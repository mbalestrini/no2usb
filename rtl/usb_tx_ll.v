==> flow/design.v <==
`default_nettype none
module usb_tx_ll (
	output wire phy_tx_dp,
	output wire phy_tx_dn,
	output wire phy_tx_en,
	input  wire ll_start,
	input  wire ll_bit,
	input  wire ll_last,
	output reg  ll_ack,
	input  wire clk,
	input  wire rst
);
localparam SYM_SE0		= 2'b00;
localparam SYM_SE1		= 2'b11;
localparam SYM_J		= 2'b10;
localparam SYM_K		= 2'b01;
localparam PID_OUT		= 4'b0001;
localparam PID_IN		= 4'b1001;
localparam PID_SOF		= 4'b0101;
localparam PID_SETUP	= 4'b1101;
localparam PID_DATA0	= 4'b0011;
localparam PID_DATA1	= 4'b1011;
localparam PID_ACK		= 4'b0010;
localparam PID_NAK		= 4'b1010;
localparam PID_STALL	= 4'b1110;
localparam PID_INVAL	= 4'b0000;
	reg [2:0] state;
	wire active;
	reg  [2:0] br_cnt;
	wire br_now;
	reg  [2:0] bs_cnt;
	reg  bs_now;
	wire bs_bit;
	reg  lvl_prev;
	reg  out_active;
	wire [1:0] out_sym_nxt;
	reg  [1:0] out_sym;
	always @(posedge clk or posedge rst)
		if (rst)
			state <= 3'b000;
		else begin
			if (ll_start)
				state <= 3'b100;
			else if (br_now & ~bs_now) begin
				if (ll_last)
					state <= 3'b101;
				else
					case (state[1:0])
						2'b00:   state <= state;
						2'b01:   state <= 3'b110;
						2'b10:   state <= 3'b111;
						default: state <= 3'b000;
					endcase
			end
		end
	assign active = state[2];
	always @(posedge clk)
		br_cnt <= { 1'b0, active ? br_cnt[1:0] : 2'b10 } + 1;
	assign br_now = br_cnt[2];
	always @(posedge clk or posedge ll_start)
		if (ll_start) begin
			bs_cnt <= 3'b000;
			bs_now <= 1'b0;
		end else if (br_now) begin
			bs_cnt <= (ll_bit & ~bs_now) ? (bs_cnt + 1) : 3'b000;
			bs_now <= ll_bit & (bs_cnt == 3'b101);
		end
	assign bs_bit = ~bs_now & ll_bit;
	always @(posedge clk)
		lvl_prev <= active ? (lvl_prev ^ (~bs_bit & br_now)) : 1'b1;
	always @(posedge clk)
		ll_ack <= br_now & ~bs_now & (state[1:0] == 2'b00);
	assign out_sym_nxt = (bs_bit ^ lvl_prev) ? SYM_K : SYM_J;
	always @(posedge clk or posedge rst)
	begin
		if (rst)
			out_sym <= SYM_J;
		else if (br_now) begin
			case (state[1:0])
				2'b00:   out_sym <= out_sym_nxt;
				2'b01:   out_sym <= bs_now ? out_sym_nxt : SYM_SE0;
				2'b10:   out_sym <= SYM_SE0;
				2'b11:   out_sym <= SYM_J;
				default: out_sym <= 2'bxx;
			endcase
		end
	end
	always @(posedge clk)
		out_active <= active;
	assign phy_tx_dp = out_sym[1];
	assign phy_tx_dn = out_sym[0];
	assign phy_tx_en = out_active;
endmodule  
Tool chain data of usb_tx_ll
The steps from the RTL of usb_tx_ll to its reports follow in flow order.
Lines are those of the file above, counted from 1.
Cell names lack the library's common part.
The mark - stands for no value.
- design top: usb_tx_ll
- clock: clk
- library: sky130hd
- timing corner: tt_025C_1v80

Word level
Counts by Yosys on the flattened word-level netlist (proc, flatten, opt, wreduce; memories kept). Register bits leave out memories and registers merged into their read ports (data or address). Print and check cells are left out. Cells with the same type and inputs are merged into one.
- cells after elaboration: 36
- noted register bits after elaboration: 15
- output and inout port bits: 4
- noted reductions and logical operators: 3
- bitwise logic cells at 9
- $add $sub $neg at 2
- muxes and demuxes at 9
- equal/unequal tests: 5
- operators by type and width (kind ; number):
    2-to-1 mux 3 bit ; 4
    case mux 3 bit (select 3 bit) ; 1
    case mux 2 bit (select 4 bit) ; 1
    2-to-1 mux 2 bit ; 3
    AND 1 bit ; 5
    == test 2 bit (second input constant) ; 2
    adder 2 x 1 -> 3 bit (second input constant) ; 1
    adder 3 x 1 -> 3 bit (second input constant) ; 1
    == test 3 bit (second input constant) ; 1
    inequality test 3 bit (second input constant) ; 1
    bitwise XOR 1 bit ; 2
    inverter 1 bit ; 2
    == test 2 x 1 -> 1 bit (second input constant) ; 1
    zero test 2 bit ; 1
    AND reduction 2 bit ; 1
    nonzero test 2 bit ; 1

Logic depth
Longest topological path by Yosys (ltp), each cell counted once; first at word level (registers and memories cut), then after technology mapping (sequential cells cut; the memories' decode and read muxes count).
- noted word-level depth: 6
- ABC_AREA at 0
- depth in mapped cells at 6

After synthesis
Yosys stat after the flow's synthesis: flattened, memories mapped to cells. It holds for the ABC_AREA given above (unset counts as 0); a run with the other value may have another netlist.
- noted sequential area: 346.6 sq um
- noted flip-flop cells: 15
- chip area (Yosys) at 767.0 sq um
- cells in the netlist at 73
- cells by type (cell type ; number ; total area (sq um)):
    dfrtp_1 ; 8 ; 200.192
    dfxtp_1 ; 6 ; 120.115
    ha_1 ; 7 ; 87.584
    inv_1 ; 8 ; 30.029
    nand2b_4 ; 2 ; 27.526
    dfstp_2 ; 1 ; 26.275
    nand3_1 ; 4 ; 20.019
    o21ai_1 ; 4 ; 20.019
    nand2b_1 ; 3 ; 18.768
    a41oi_2 ; 1 ; 16.266
    a21oi_1 ; 3 ; 15.014
    nor2_1 ; 4 ; 15.014
    nor4b_2 ; 1 ; 15.014
    and2_1 ; 2 ; 12.512
    nor4_1 ; 2 ; 12.512
    mux2_2 ; 1 ; 11.261
    and2b_4 ; 1 ; 10.01
    mux2i_1 ; 1 ; 10.01
Other cell types: 14; their cells: 14.

Worst setup path after synthesis
Source: OpenSTA report_checks on the synthesized netlist (no wires, ideal clock, input and output delay 20% of the period each), path of least setup slack; recovery checks are left aside. Register names are those of the netlist, which keeps one name where synthesis merged equal registers.
- path type: flip-flop to flip-flop
- from: register state[0]
- to: register state[1]
- setup time at 0.119 ns
- time at the first pin at 0.000 ns
- arrival time: 1.154 ns
- delay of the path: 1.273 ns
- noted slack: 1.348 ns
- noted clock period: 2.62 ns
- buffers on the path at 1
- driving pins on the path: 7
- synthesis period reached at 1.272 ns
"delay of the path" is the arrival time less input delay plus setup time.
"driving pins on the path": output pins that drive a net of the path, with the launching flip-flop's if there is one; two outputs of one cell count as two.
"synthesis period reached" is the clock period less the worst setup slack; recovery checks do not enter. This is arithmetic on one report: input and output delays are still those of the set period (20% each).
The rows between start and end are the longest chain of elaborated cells between them; the timing report does not say that the signal goes this way. Where chains are equally long, one stands for them.
A line is the first line of the expression or statement that the cell stems from. Yosys adds cells for indexed reads and writes and turns some case tables into memories.
A register here has more assigning lines than the two given.
- cells stage by stage: dfrtp_1 > inv_1 > ha_1 > buf_2 > nand2b_1 > a21oi_1 > o21a_1
- cells in the longest elaborated chain at 5
- elaborated cells between the ends (all ways) at 9
- RTL lines, path post-synthesis (what ; RTL line ; text):
    start: declaration ; 27 ; reg [2:0] state;
    start: assignment ; 40 ; state <= 3'b000;
    start: assignment ; 49 ; 2'b00: state <= state;
    == test 2 bit ; 48 ; case (state[1:0])
    case mux 3 bit (select 3 bit) ; 48 ;
    2-to-1 mux 3 bit ; 45 ; if (ll_last)
    2-to-1 mux 3 bit ; 44 ; else if (br_now & ~bs_now) begin
    2-to-1 mux 3 bit ; 42 ; if (ll_start)
    end: assignment ; 43 ; state <= 3'b100;
    end: assignment ; 49 ;
    end: declaration ; 27 ;

Worst path after layout
From the final timing report of job 1: the path of least setup slack in the routed layout; clock arrival at registers is part of the times.
- path type: flip-flop to output port
- from: register out_sym[1]
- to: output phy_tx_dp
- driving pins on the path: 2
- noted output delay: 0.25 ns
- arrival time: 0.96 ns
- buffers on the path at 1
- noted clock period: 1.23 ns
- time at the first pin at 0.31 ns
- noted slack: 0.02 ns
A register here has more assigning lines than the two given.
- cells stage by stage: dfstp_2 > buf_6
- cells in the longest elaborated chain at 0
- elaborated cells between the ends (all ways) at 0
- source lines of those cells: 0
- RTL lines, path post-layout (what ; RTL line ; text):
    start: declaration ; 37 ; reg [1:0] out_sym;
    start: assignment ; 80 ; 2'b00: out_sym <= out_sym_nxt;
    start: assignment ; 81 ; 2'b01: out_sym <= bs_now ? out_sym_nxt : SYM_SE0;
    end: declaration ; 3 ; output wire phy_tx_dp,

usb_tx_ll through Yosys and OpenROAD on sky130hd: 2 stored runs, unordered, with their settings and measured results. The constraints put input and output delay at 20% of the set period each and load the outputs with 0.01 pF.
"clock period reached" means the clock period less the worst setup slack. The figure is calculated, with input and output delays left at 20% of the set period.
"critical path time" is the time allowed to the run's worst setup path (the clock period less input and output delay, where it has them) less its slack. Clock arrival times count: a late capture clock shortens it, a late launch clock lengthens it.
"total power of the final layout" is the tool's figure for a default switching activity; nothing was simulated.

Job 1
Settings were period_ns = 1.23; CORE_UTILIZATION = 33; PLACE_DENSITY_LB_ADDON = 0.11; HOLD_SLACK_MARGIN = 0.12; CORE_ASPECT_RATIO = 1.37; CORE_MARGIN = 5; CELL_PAD_IN_SITES_GLOBAL_PLACEMENT = 3; CELL_PAD_IN_SITES_DETAIL_PLACEMENT = 0; CTS_CLUSTER_DIAMETER = 107; CAP_MARGIN = 30; SLEW_MARGIN = 25
- noted the final design utilization: 44.6%
- setup slack of the worst path: 0.023 ns
- critical path time: 0.96 ns
- worst path kind: flip-flop to output port
- total power of the final layout at 0.001916 W
- noted the mapped cell area after synthesis: 767.0 sq um
- noted the clock period reached: 1.207 ns
- setup total negative slack at 0.000 ns
- area inside the die boundary: 3400.6 sq um
- noted the standard-cell area after layout: 993.5 sq um

Job 2
Settings were period_ns = 1.48; CORE_UTILIZATION = 60; PLACE_DENSITY_LB_ADDON = 0.21; CORE_MARGIN = 10; ABC_AREA = 0; GPL_ROUTABILITY_DRIVEN = 1; CTS_CLUSTER_SIZE = 46; CTS_CLUSTER_DIAMETER = 68; MAX_ROUTING_LAYER = met4; CAP_MARGIN = 20; SLEW_MARGIN = 20
- setup total negative slack at 0.000 ns
- setup slack of the worst path: 0.098 ns
- noted the clock period reached: 1.382 ns
- noted the standard-cell area after layout: 907.1 sq um
- noted the final design utilization: 78.5%
- noted the mapped cell area after synthesis: 767.0 sq um
- total power of the final layout at 0.001477 W
- area inside the die boundary: 3108.6 sq um
- critical path time: 1.09 ns
- worst path kind: flip-flop to output port
