==> flow/design.v <==
`default_nettype none
module usb_crc #(
	parameter integer WIDTH = 5,
	parameter POLY  = 5'b00011,
	parameter MATCH = 5'b00000
)(
	input  wire in_bit,
	input  wire in_first,
	input  wire in_valid,
	output wire [WIDTH-1:0] crc,
	output wire crc_match,
	input  wire clk,
	input  wire rst
);
	reg  [WIDTH-1:0] state;
	wire [WIDTH-1:0] state_fb_mux;
	wire [WIDTH-1:0] state_upd_mux;
	wire [WIDTH-1:0] state_nxt;
	assign state_fb_mux  = state & { WIDTH{~in_first} };
	assign state_upd_mux = (state_fb_mux[WIDTH-1] == in_bit) ? POLY : 0;
	assign state_nxt = { state_fb_mux[WIDTH-2:0], 1'b1 } ^ state_upd_mux;
	always @(posedge clk)
		if (in_valid)
			state <= state_nxt;
	assign crc_match = (state == ~MATCH);
	genvar i;
	generate
		for (i=0; i<WIDTH; i=i+1)
			assign crc[i] = state[WIDTH-1-i];
	endgenerate
endmodule  
`default_nettype none
module usb_rx_pkt (
	input  wire [1:0] ll_sym,
	input  wire ll_bit,
	input  wire ll_valid,
	input  wire ll_eop,
	input  wire ll_sync,
	input  wire ll_bs_skip,
	input  wire ll_bs_err,
	output reg  pkt_start,
	output reg  pkt_done_ok,
	output reg  pkt_done_err,
	output wire [ 3:0] pkt_pid,
	output wire pkt_is_sof,
	output wire pkt_is_token,
	output wire pkt_is_data,
	output wire pkt_is_handshake,
	output wire [10:0] pkt_frameno,
	output wire [ 6:0] pkt_addr,
	output wire [ 3:0] pkt_endp,
	output wire [ 7:0] pkt_data,
	output reg  pkt_data_stb,
	input  wire inhibit,
	input  wire clk,
	input  wire rst
);
localparam SYM_SE0		= 2'b00;
localparam SYM_SE1		= 2'b11;
localparam SYM_J		= 2'b10;
localparam SYM_K		= 2'b01;
localparam PID_OUT		= 4'b0001;
localparam PID_IN		= 4'b1001;
localparam PID_SOF		= 4'b0101;
localparam PID_SETUP	= 4'b1101;
localparam PID_DATA0	= 4'b0011;
localparam PID_DATA1	= 4'b1011;
localparam PID_ACK		= 4'b0010;
localparam PID_NAK		= 4'b1010;
localparam PID_STALL	= 4'b1110;
localparam PID_INVAL	= 4'b0000;
	localparam
		ST_IDLE      = 0,
		ST_PID       = 1,
		ST_PID_CHECK = 2,
		ST_ERROR     = 3,
		ST_TOKEN_1   = 4,
		ST_TOKEN_2   = 5,
		ST_WAIT_EOP  = 6,
		ST_DATA      = 7;
	reg  [3:0] state_nxt;
	reg  [3:0] state;
	reg state_prev_idle;
	reg state_prev_error;
	wire llu_bit_stb;
	wire llu_byte_stb;
	wire [7:0] data_nxt;
	reg  [7:0] data;
	reg  [3:0] bit_cnt;
	reg  bit_eop_ok;
	wire bit_last;
	wire crc_in_bit;
	wire crc_in_valid;
	reg  crc_in_first;
	reg  crc_cap;
	wire crc5_match;
	reg  crc5_ok;
	wire crc16_match;
	reg  crc16_ok;
	wire pid_cap;
	reg  pid_cap_r;
	reg  pid_valid;
	reg  [3:0] pid;
	reg  pid_is_sof;
	reg  pid_is_token;
	reg  pid_is_data;
	reg  pid_is_handshake;
	reg [10:0] token_data;
	always @(*)
	begin
		state_nxt = state;
		case (state)
			ST_IDLE:
				if (ll_valid && ll_sync && ~inhibit)
					state_nxt = ST_PID;
			ST_PID:
				if (llu_byte_stb)
					state_nxt = ST_PID_CHECK;
			ST_PID_CHECK: begin
				state_nxt = ST_ERROR;
				if (pid_valid) begin
					if (pid_is_sof)
						state_nxt = ST_TOKEN_1;
					else if (pid_is_token)
						state_nxt = ST_TOKEN_1;
					else if (pid_is_data)
						state_nxt = ST_DATA;
					else if (pid_is_handshake)
						state_nxt = ST_WAIT_EOP;
				end
			end
			ST_ERROR:
				if (ll_valid && (ll_eop || (ll_bs_err && (ll_sym == SYM_J))))
					state_nxt = ST_IDLE;
			ST_TOKEN_1:
				if (ll_valid && ll_eop)
					state_nxt = ST_ERROR;
				else if (llu_byte_stb)
					state_nxt = ST_TOKEN_2;
			ST_TOKEN_2:
				if (ll_valid && ll_eop)
					state_nxt = ST_ERROR;
				else if (llu_byte_stb)
					state_nxt = ST_WAIT_EOP;
			ST_WAIT_EOP:
				if (ll_valid && ll_eop)
					state_nxt = (bit_eop_ok & (crc5_ok | pid_is_handshake)) ? ST_IDLE : ST_ERROR;
				else if (llu_byte_stb)
					state_nxt = ST_ERROR;
			ST_DATA:
				if (ll_valid) begin
					if (ll_eop)
						state_nxt = (bit_eop_ok & crc16_ok) ? ST_IDLE : ST_ERROR;
					else if (ll_bs_err)
						state_nxt = ST_ERROR;
				end
		endcase
	end
	always @(posedge clk or posedge rst)
		if (rst)
			state <= ST_IDLE;
		else
			state <= state_nxt;
	always @(posedge clk)
	begin
		state_prev_idle  <= (state == ST_IDLE);
		state_prev_error <= (state == ST_ERROR);
	end
	assign llu_bit_stb  = ll_valid & ~ll_bs_skip;
	assign llu_byte_stb = ll_valid & ~ll_bs_skip & bit_last;
	assign data_nxt = { ll_bit, data[7:1] };
	always @(posedge clk)
		if (llu_bit_stb)
			data <= data_nxt;
	always @(posedge clk)
		if (state == ST_IDLE)
			bit_cnt <= 4'b0110;
		else if (llu_bit_stb)
			bit_cnt <= { 1'b0, bit_cnt[2:0] } - 1;
	assign bit_last = bit_cnt[3];
	always @(posedge clk)
		if (state == ST_IDLE)
			bit_eop_ok <= 1'b0;
		else if (llu_bit_stb)
			bit_eop_ok <= (bit_cnt[2:1] == 2'b10);
	assign crc_in_bit   = ll_bit;
	assign crc_in_valid = llu_bit_stb;
	always @(posedge clk)
		if (state == ST_PID)
			crc_in_first <= 1'b1;
		else if (crc_in_valid)
			crc_in_first <= 1'b0;
	usb_crc #(
		.WIDTH(5),
		.POLY(5'b00101),
		.MATCH(5'b01100)
	) crc_5_I (
		.in_bit(crc_in_bit),
		.in_first(crc_in_first),
		.in_valid(crc_in_valid),
		.crc(),
		.crc_match(crc5_match),
		.clk(clk),
		.rst(rst)
	);
	usb_crc #(
		.WIDTH(16),
		.POLY(16'h8005),
		.MATCH(16'h800D)
	) crc_16_I (
		.in_bit(crc_in_bit),
		.in_first(crc_in_first),
		.in_valid(crc_in_valid),
		.crc(),
		.crc_match(crc16_match),
		.clk(clk),
		.rst(rst)
	);
	always @(posedge clk)
		crc_cap <= llu_byte_stb;
	always @(posedge clk)
		if (state == ST_IDLE) begin
			crc5_ok <= 1'b0;
			crc16_ok <= 1'b0;
		end else if (crc_cap) begin
			crc5_ok  <= crc5_match;
			crc16_ok <= crc16_match;
		end
	assign pid_cap = (state == ST_PID) & llu_byte_stb;
	always @(posedge clk)
		if (pid_cap)
			pid_valid <= (data_nxt[3:0] == ~data_nxt[7:4]) && (
				(data_nxt[3:0] == PID_SOF)   ||
				(data_nxt[3:0] == PID_OUT)   ||
				(data_nxt[3:0] == PID_IN)    ||
				(data_nxt[3:0] == PID_SETUP) ||
				(data_nxt[3:0] == PID_DATA0) ||
				(data_nxt[3:0] == PID_DATA1) ||
				(data_nxt[3:0] == PID_ACK)   ||
				(data_nxt[3:0] == PID_NAK)   ||
				(data_nxt[3:0] == PID_STALL)
			);
	always @(posedge clk)
		pid_cap_r <= pid_cap;
	always @(posedge clk)
		if ((state == ST_PID) && llu_byte_stb)
		begin
			pid              <=  data_nxt;
			pid_is_sof       <= (data_nxt[3:0] == PID_SOF);
			pid_is_token     <= (data_nxt[3:0] == PID_OUT) || (data_nxt[3:0] == PID_IN) || (data_nxt[3:0] == PID_SETUP);
			pid_is_data      <= (data_nxt[3:0] == PID_DATA0) || (data_nxt[3:0] == PID_DATA1);
			pid_is_handshake <= (data_nxt[3:0] == PID_ACK) || (data_nxt[3:0] == PID_NAK) || (data_nxt[3:0] == PID_STALL);
		end
	always @(posedge clk)
		if ((state == ST_TOKEN_1) && llu_byte_stb)
			token_data[7:0] <= data_nxt[7:0];
	always @(posedge clk)
		if ((state == ST_TOKEN_2) && llu_byte_stb)
			token_data[10:8] <= data_nxt[2:0];
	always @(posedge clk)
		pkt_start <= pid_cap_r & pid_valid;
	always @(posedge clk)
	begin
		pkt_done_ok  <= (state == ST_IDLE)  && !state_prev_idle && !state_prev_error;
		pkt_done_err <= (state == ST_ERROR) && !state_prev_error;
	end
	assign pkt_pid          = pid;
	assign pkt_is_sof       = pid_is_sof;
	assign pkt_is_token     = pid_is_token;
	assign pkt_is_data      = pid_is_data;
	assign pkt_is_handshake = pid_is_handshake;
	assign pkt_frameno = token_data;
	assign pkt_addr    = token_data[ 6:0];
	assign pkt_endp    = token_data[10:7];
	assign pkt_data = data;
	always @(posedge clk)
		pkt_data_stb <= (state == ST_DATA) && llu_byte_stb;
endmodule  
# Step by step through the tools: usb_rx_pkt
# What the tools print for usb_rx_pkt, step after step.
# Line numbers count from 1 in the design file above.
# Cell names lack the library's common part.
# The mark -- stands for no value.
# setup
top	usb_rx_pkt
clock	clk
library	sky130hd
corner	tt_025C_1v80

# Word level
# Counts by Yosys on the flattened word-level netlist (proc, flatten, opt, wreduce; memories kept). Register bits leave out memories and registers merged into their read ports (data or address). Print and check cells are left out. Cells with the same type and inputs are merged into one.
# bits
regBits	69
latch_bits	0
ram_bits	0
rom_bits	0
clocked_rd_ports_x_width	0
mem_count	0
in_bits	11
out_inout_bits	42
wordCells	126
# op_classes
addsub	1
n_mul	0
div_mod_pow	0
compare	0
eq_ne	31
n_shift	0
muxes	22
bitwise	15
reduce_logical	32
# op_table
cell	n
two-way mux 4 bit	12
parallel mux 4 bit (select 8 bit)	1
equality test 4 x 3 -> 1 bit (second input constant)	5
equality test 4 bit (second input constant)	5
two-way mux 3 bit	6
equality test 16 x 15 -> 1 bit (second input constant)	1
bitwise AND 16 bit	1
bitwise XOR 16 bit	1
equality test 4 x 2 -> 1 bit (second input constant)	4
two-way mux 16 bit	1
logical OR 1 bit	14
logical AND 1 bit	13
!= test 3 bit (second input constant)	4
AND reduction 9 bit	1
!= test 2 bit (second input constant)	4
equality test 4 x 1 -> 1 bit (second input constant)	2
nonzero test 8 bit	1
bitwise AND 1 bit	6
equality test 5 bit (second input constant)	1
bitwise AND 5 bit	1
bitwise XOR 5 bit	1
equality test 2 bit (second input constant)	2
subtractor 3 x 1 -> 4 bit (second input constant)	1
equality test 4 bit	1
inverter 4 bit	1
zero test 4 bit	1
two-way mux 2 bit	2
inverter 1 bit	3
# Other operator kinds: 3; their cells: 5.

# Depth
# Longest topological path by Yosys (ltp), each cell counted once; first at word level (registers and memories cut), then after technology mapping (sequential cells cut; the memories' decode and read muxes count).
# depth
depth_word	10
abc_area	0
ltp_mapped	4
mapped_depth_nobuf	4

# Mapped cells and area
# Source: synth_stat.txt of the flow (Yosys; design flattened, memories mapped). It holds for the ABC_AREA given above (unset counts as 0); a run with the other value may have another netlist.
# by_type
type	n	type_area_um2
edfxtp_1	49	1.47E+03
dfxtp_1	16	320.307
dfrtp_1	7	175.168
nor2b_1	21	131.376
buf_4	12	90.086
xnor2_1	8	70.067
nand2_1	12	45.043
nand2b_1	7	43.792
and3_1	6	37.536
nand3_1	7	35.034
o21ai_0	7	35.034
inv_1	9	33.782
a21oi_1	6	30.029
and4b_1	3	30.029
nor3b_1	4	30.029
dfstp_2	1	26.275
o211ai_1	3	22.522
nor2_1	5	18.768
# Other cell types: 23; their cells: 31.
# synth_totals
mapped_cells	214
area_um2	2865.2
seq_area_um2	1993.2
ffs	73
n_buf	16
# The figures by module come from a second, unflattened synthesis with its own total; it is not the netlist above.
# unflattened
hier_cells	209
area_unflattened_um2	2879.0
# Rows give one instance, submodules left out.
# by_module
module	instances	cells	area_um2	mod_seq_area_um2
usb_rx_pkt	1	153	1978.1	1362.6
usb_crc	1	41	683.2	480.5
usb_crc	1	15	217.7	150.1

# Path before layout
# Path of least setup slack by OpenSTA after synthesis, without wires, with an ideal clock, recovery checks aside; 20% of the period is set as input and as output delay. Where synthesis merged equal registers, the netlist keeps one of their names.
# synth_timing
path_kind	input port to flip-flop
startpoint	input ll_bs_skip
endpoint	register pid[0]
period_ns	2.42
in_delay_ns	0.484
setup_time_ns	0.344
t_first_pin_ns	0.484
arrival_ns	1.550
required_time_ns	2.076
path_slack_ns	0.526
path_delay_ns	1.410
driving_pins	3
n_path_buf	0
synth_period_reached_ns	1.894
# "path_delay_ns" is the arrival time less input delay plus setup time.
# "driving_pins": output pins that drive a net of the path, with the launching flip-flop's if there is one; two outputs of one cell count as two.
# "synth_period_reached_ns" = period - worst setup slack (recovery checks aside). The figure is calculated, with input and output delays left at 20% of the set period.
# Between the ends stands the longest chain of elaborated cells between them, by number of cells; it is not shown to be the way that was timed. Of several equally long chains one is given.
# Each line given opens the expression or statement behind the cell; cells for indexed reads and writes are added by Yosys, which also makes memories of some case tables.
# synth_between
path_cell_list	nand2b_1 -> inv_2 -> and3_1
elab_chain_cells	4
cone_cells	4
cone_classes	logic: 3; reduce/logical: 1
# synth_rtl
element	line	source
start: declaration	39	input wire ll_bs_skip,
inverter 1 bit	170	assign llu_byte_stb = ll_valid & ~ll_bs_skip & bit_last;
bitwise AND 1 bit (2 in a row)	170
logical AND 1 bit	246	if ((state == ST_PID) && llu_byte_stb)
end: assignment	248	pid <= data_nxt;
end: declaration	103	reg [3:0] pid;

# Timing after layout
# From the final timing report of run 1: the path of least setup slack in the routed layout; clock arrival at registers is part of the times.
# layout_timing
path_kind	input port to flip-flop
startpoint	input ll_bs_skip
endpoint	register token_data[1]
period_ns	3.4
in_delay_ns	0.68
setup_time_ns	0.36
t_first_pin_ns	0.68
arrival_ns	2.20
required_time_ns	3.37
path_slack_ns	1.17
driving_pins	4
n_path_buf	1
# Between the ends stands the longest chain of elaborated cells between them, by number of cells; it is not shown to be the way that was timed. Of several equally long chains one is given.
# layout_between
path_cell_list	clkdlybuf4s50_1 -> nand2b_1 -> inv_2 -> and3_1
elab_chain_cells	4
cone_cells	4
cone_classes	logic: 3; reduce/logical: 1
# layout_rtl
element	line	source
start: declaration	39	input wire ll_bs_skip,
inverter 1 bit	170	assign llu_byte_stb = ll_valid & ~ll_bs_skip & bit_last;
bitwise AND 1 bit (2 in a row)	170
logical AND 1 bit	255	if ((state == ST_TOKEN_1) && llu_byte_stb)
end: assignment	256	token_data[7:0] <= data_nxt[7:0];
end: declaration	108	reg [10:0] token_data;

Measured data: module usb_rx_pkt, platform sky130hd, 2 stored runs of the flow under differing settings, order arbitrary. Input and output delays are each 20% of the period that was set; the output load is 0.01 pF.
"timing.achieved_period_ns": clock period set for the run, less the worst setup slack. It is reckoned from that one timing run; input and output delays stay at 20% of the period that was set.
"critical_path_time_ns" is the time allowed to the run's worst setup path (the clock period less input and output delay, where it has them) less its slack. Clock arrival times count: a late capture clock shortens it, a late launch clock lengthens it.
"design_power_w": no workload was simulated; the value follows from the tool's default switching activity.

Run 1, flow files:
==> flow/run.sh <==
#!/bin/bash
# the make line also repeats the synthesis and layout settings of config.mk as NAME=value (left out here)
make -C /OpenROAD-flow-scripts/flow DESIGN_CONFIG=/design/flow/config.mk WORK_HOME=/design/flow/orfs CLKGATE_MAP_FILE= finish
==> flow/config.mk <==
export PLATFORM = sky130hd
export DESIGN_NAME = usb_rx_pkt
export DESIGN_NICKNAME = usb_rx_pkt
export VERILOG_FILES = /design/flow/design.v
export SDC_FILE = /design/flow/constraint.sdc
export NUM_CORES = 4
export LEC_CHECK = 0
export CAP_MARGIN = 20
export CELL_PAD_IN_SITES_DETAIL_PLACEMENT = 0
export CORE_ASPECT_RATIO = 1.75
export CORE_MARGIN = 2
export CORE_UTILIZATION = 25
export GPL_ROUTABILITY_DRIVEN = 0
export PLACE_DENSITY_LB_ADDON = 0.18
export SETUP_SLACK_MARGIN = 0.13
export SLEW_MARGIN = 20
==> flow/constraint.sdc <==
create_clock -name core_clock -period 3.4 [get_ports {clk}]
set_input_delay 0.6800 -clock core_clock [delete_from_list [all_inputs] [get_ports {clk}]]
set_output_delay 0.6800 -clock core_clock [all_outputs]
set_load 0.01 [all_outputs]

==> results of run 1, as CSV <==
result,value
timing.setup.tns_ns,0.000
post_synth_area_um2,2865.2
die_area_um2,12366.8
util_pct,33.6
layout_stdcell_area_um2,3749.8
worstSetupSlack_ns,1.167
critical_path_time_ns,1.55
timing.worst_path_kind,"input port to flip-flop"
design_power_w,0.002114
timing.achieved_period_ns,2.233

Run 2, flow files:
==> flow/run.sh <==
#!/bin/bash
# the make line also repeats the synthesis and layout settings of config.mk as NAME=value (left out here)
make -C /OpenROAD-flow-scripts/flow DESIGN_CONFIG=/design/flow/config.mk WORK_HOME=/design/flow/orfs CLKGATE_MAP_FILE= finish
==> flow/config.mk <==
export PLATFORM = sky130hd
export DESIGN_NAME = usb_rx_pkt
export DESIGN_NICKNAME = usb_rx_pkt
export VERILOG_FILES = /design/flow/design.v
export SDC_FILE = /design/flow/constraint.sdc
export NUM_CORES = 4
export LEC_CHECK = 0
export CAP_MARGIN = 20
export CORE_MARGIN = 2
export CORE_UTILIZATION = 40
export SETUP_SLACK_MARGIN = 0.08
export SLEW_MARGIN = 20
==> flow/constraint.sdc <==
create_clock -name core_clock -period 2.02 [get_ports {clk}]
set_input_delay 0.4040 -clock core_clock [delete_from_list [all_inputs] [get_ports {clk}]]
set_output_delay 0.4040 -clock core_clock [all_outputs]
set_load 0.01 [all_outputs]

==> results of run 2, as CSV <==
result,value
timing.setup.tns_ns,0.000
post_synth_area_um2,2865.2
die_area_um2,7856.2
util_pct,55.3
layout_stdcell_area_um2,3796.1
worstSetupSlack_ns,0.222
critical_path_time_ns,1.39
timing.worst_path_kind,"flip-flop to output port"
design_power_w,0.003497
timing.achieved_period_ns,1.798
